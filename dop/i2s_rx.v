==> flow/design.v <==
module i2s_rx#(
    parameter   DW = 32,
    parameter   TYPE = "I2S"
)(
    input               rst,
    input               lrck,
    input               bclk,
    input               data,
    output reg          valid  = 0,
    output reg [DW-1:0] l_data = 0,
    output reg [DW-1:0] r_data = 0
);
reg [8:0] bcnt; 
wire[8:0] bcnt_x;
wire        valid_x;
reg       lrck_q;
wire      lrck_rise;
wire      lrck_fall;
reg [31:0] l_shift = 0;
reg [31:0] r_shift = 0;
assign bcnt_x = (rst | lrck_rise | lrck_fall)? 9'b0 : bcnt + 1'b1;
always@(posedge bclk)
begin
    if(lrck)  
        r_shift <= {r_shift[30:0], data};
    else
        l_shift <= {l_shift[30:0], data};
    lrck_q <= lrck;
    bcnt <= bcnt_x;
    if(lrck_fall)
        r_data <= TYPE == "RJUST" ? r_shift[DW-1:0] :
                  TYPE == "LJUST" ? r_shift[31 -: DW] : r_shift[30 -: DW];
    if(lrck_rise)
        l_data <= TYPE == "RJUST" ? l_shift[DW-1:0] :
                  TYPE == "LJUST" ? l_shift[31 -: DW] : l_shift[30 -: DW];
end
always@(posedge bclk or posedge rst)
begin
    if(rst)
        valid <= 1'b0;
    else if(lrck_rise)
        valid <= 1'b1;
    else
        valid <= 1'b0;
end
assign lrck_rise = lrck & !lrck_q;
assign lrck_fall = !lrck & lrck_q;
endmodule
# Step by step through the tools: i2s_rx
# What the tools print for i2s_rx, step after step.
# Line numbers count from 1 in the design file above.
# Operators carry their Yosys type and port widths (W data, S select, Z words).
# Cell names lack the library's common part.
# The mark -- stands for no value.
# inputs
top,i2s_rx
clk_port,bclk
library,sky130hd
lib_corner,tt_025C_1v80

# After elaboration
# Yosys after proc, flatten, opt, wreduce and memory -nomap, before mapping. Enables and synchronous resets that opt folds into registers are not counted as muxes. Memory bits, and registers merged into a memory's read port (data or address), are not among the register bits. Print and check cells are not counted. Equal cells are merged and count once.
# word_totals
inputBits,4
clocked_rd_ports_x_width,0
ramBits,0
register_bits,126
latchBits,0
n_memories,0
rom_bits,0
elab_cells,11
output_inout_bits,65
# classes
mul,0
n_div,0
cmp,0
n_shift,0
bitwise,2
add_sub_neg,0
mux,1
equal,0
reduce_and_logical,2
# ops
cell,count
$and A1 B1 Y1,2
$logic_not A1 Y1,2
$mux W1,1

# Longest topological paths
# Longest topological path by Yosys (ltp), each cell counted once; first at word level (registers and memories cut), then after technology mapping (sequential cells cut; the memories' decode and read muxes count).
# depth
depth_word,3
abc_area,0
mapped_depth,1
ltp_nobuf,1

# After synthesis
# Yosys stat after the flow's synthesis: flattened, memories mapped to cells. It holds for the ABC_AREA given above (unset counts as 0); a run with the other value may have another netlist.
# types
cell_type,count,area_total_um2
edfxtp_1,124,3.72E+03
dfrtp_1,1,25.024
dfxtp_1,1,20.019
buf_4,2,15.014
and2b_2,1,8.758
inv_1,2,7.507
nor2b_1,1,6.256
conb_1,1,3.754
# synth_totals
mapped_area_um2,3809.9
seq_area_um2,3768.6
buffers,2
ffs,126
cells,133

# Path before layout
# Path of least setup slack by OpenSTA after synthesis, without wires, with an ideal clock, recovery checks aside; 20% of the period is set as input and as output delay. Where synthesis merged equal registers, the netlist keeps one of their names.
# synth_timing
path_type,input-to-reg
startpoint,in lrck
endpoint,reg r_data[10]
input_delay_ps,534
path_delay_ps,1831
path_slack_ps,305
required_ps,2247
setup_time_ps,423
path_stages,1
launch_ps,534
n_path_buf,0
period_ps,2670
t_arrival_ps,1942
synth_period_reached_ps,2365
# "path_delay_ps" is the arrival time less input delay plus setup time.
# "path_stages": output pins that drive a net of the path, with the launching flip-flop's if there is one; two outputs of one cell count as two.
# "synth_period_reached_ps" is the clock period less the worst setup slack; recovery checks do not enter. This is arithmetic on one report: input and output delays are still those of the set period (20% each).
# Between the ends stands the longest chain of elaborated cells between them, by number of cells; it is not shown to be the way that was timed. Of several equally long chains one is given.
# Each line given opens the expression or statement behind the cell; cells for indexed reads and writes are added by Yosys, which also makes memories of some case tables.
# synth_via
path_cell_list,nor2b_1
elab_chain_len,2
cells_between,2
cone_lines,1
classes_between,1 x logic; 1 x reduce/logical
# synth_lines
item,line,rtl
"start, declared",6,"input               lrck,"
$logic_not A1 Y1,47,assign lrck_fall = !lrck & lrck_q;
$and A1 B1 Y1,47,
"end, assigned",31,"r_data <= TYPE == ""RJUST"" ? r_shift[DW-1:0] :"
"end, declared",11,output reg [DW-1:0] r_data = 0

# Timing after layout
# From the final timing report of run A: the path of least setup slack in the routed layout; clock arrival at registers is part of the times.
# The path's times are printed in steps of 10 ps; the period is the one set.
# layout_timing
path_type,reg-to-output
startpoint,reg r_data[19]
endpoint,out r_data[19]
period_ps,2080
launch_ps,410
path_slack_ps,350
path_stages,2
t_arrival_ps,1310
output_delay_ps,420
required_ps,1660
n_path_buf,1
# layout_via
path_cell_list,edfxtp_1 > clkdlybuf4s50_1
elab_chain_len,0
cells_between,0
cone_lines,0
# layout_lines
item,line,rtl
"start, declared",11,output reg [DW-1:0] r_data = 0
"start, assigned",31,"r_data <= TYPE == ""RJUST"" ? r_shift[DW-1:0] :"
"end, declared",11,

# Flow measurements of i2s_rx on sky130hd: 2 stored runs with different settings, listed in no order. Input and output delays are each 20% of the period that was set; the output load is 0.01 pF.
# "clock_period_reached_ps" means the clock period less the worst setup slack. The figure is calculated, with input and output delays left at 20% of the set period.
# "timing.worst_path_ps": the worst setup path's part of the clock period (all of it between registers, 20% less for each end at a port) less its slack. A launch clock that arrives late makes it longer, a capture clock that arrives late makes it shorter.
# "power_uw": no workload was simulated; the value follows from the tool's default switching activity.
# "timing.worst_path_ps" is given in steps of 10 ps.
# Among the settings, -- means not set for that run.
item,run A,run B
period_ns,2.08,2.77
CORE_UTILIZATION,30,38
SETUP_SLACK_MARGIN,0.28,--
PLACE_DENSITY_LB_ADDON,0.1,--
CELL_PAD_IN_SITES_GLOBAL_PLACEMENT,0,--
CELL_PAD_IN_SITES_DETAIL_PLACEMENT,1,--
GPL_TIMING_DRIVEN,0,--
GPL_ROUTABILITY_DRIVEN,1,--
CTS_CLUSTER_DIAMETER,46,--
MAX_ROUTING_LAYER,met4,--
CAP_MARGIN,20,20
CORE_MARGIN,2,2
SLEW_MARGIN,20,20
final_stdcell_area_um2,5272.6,5275.1
synth_chip_area_um2,3809.9,3809.9
tns_ps,0,0
timing.worst_path_ps,1310,1400
worstPathKind,reg-to-output,reg-to-output
final_setup_ws_ps,350,817
finalUtil_pct,42.1,54.0
power_uw,5848,4528
clock_period_reached_ps,1730,1953
total_die_area_um2,13616.6,10843.1
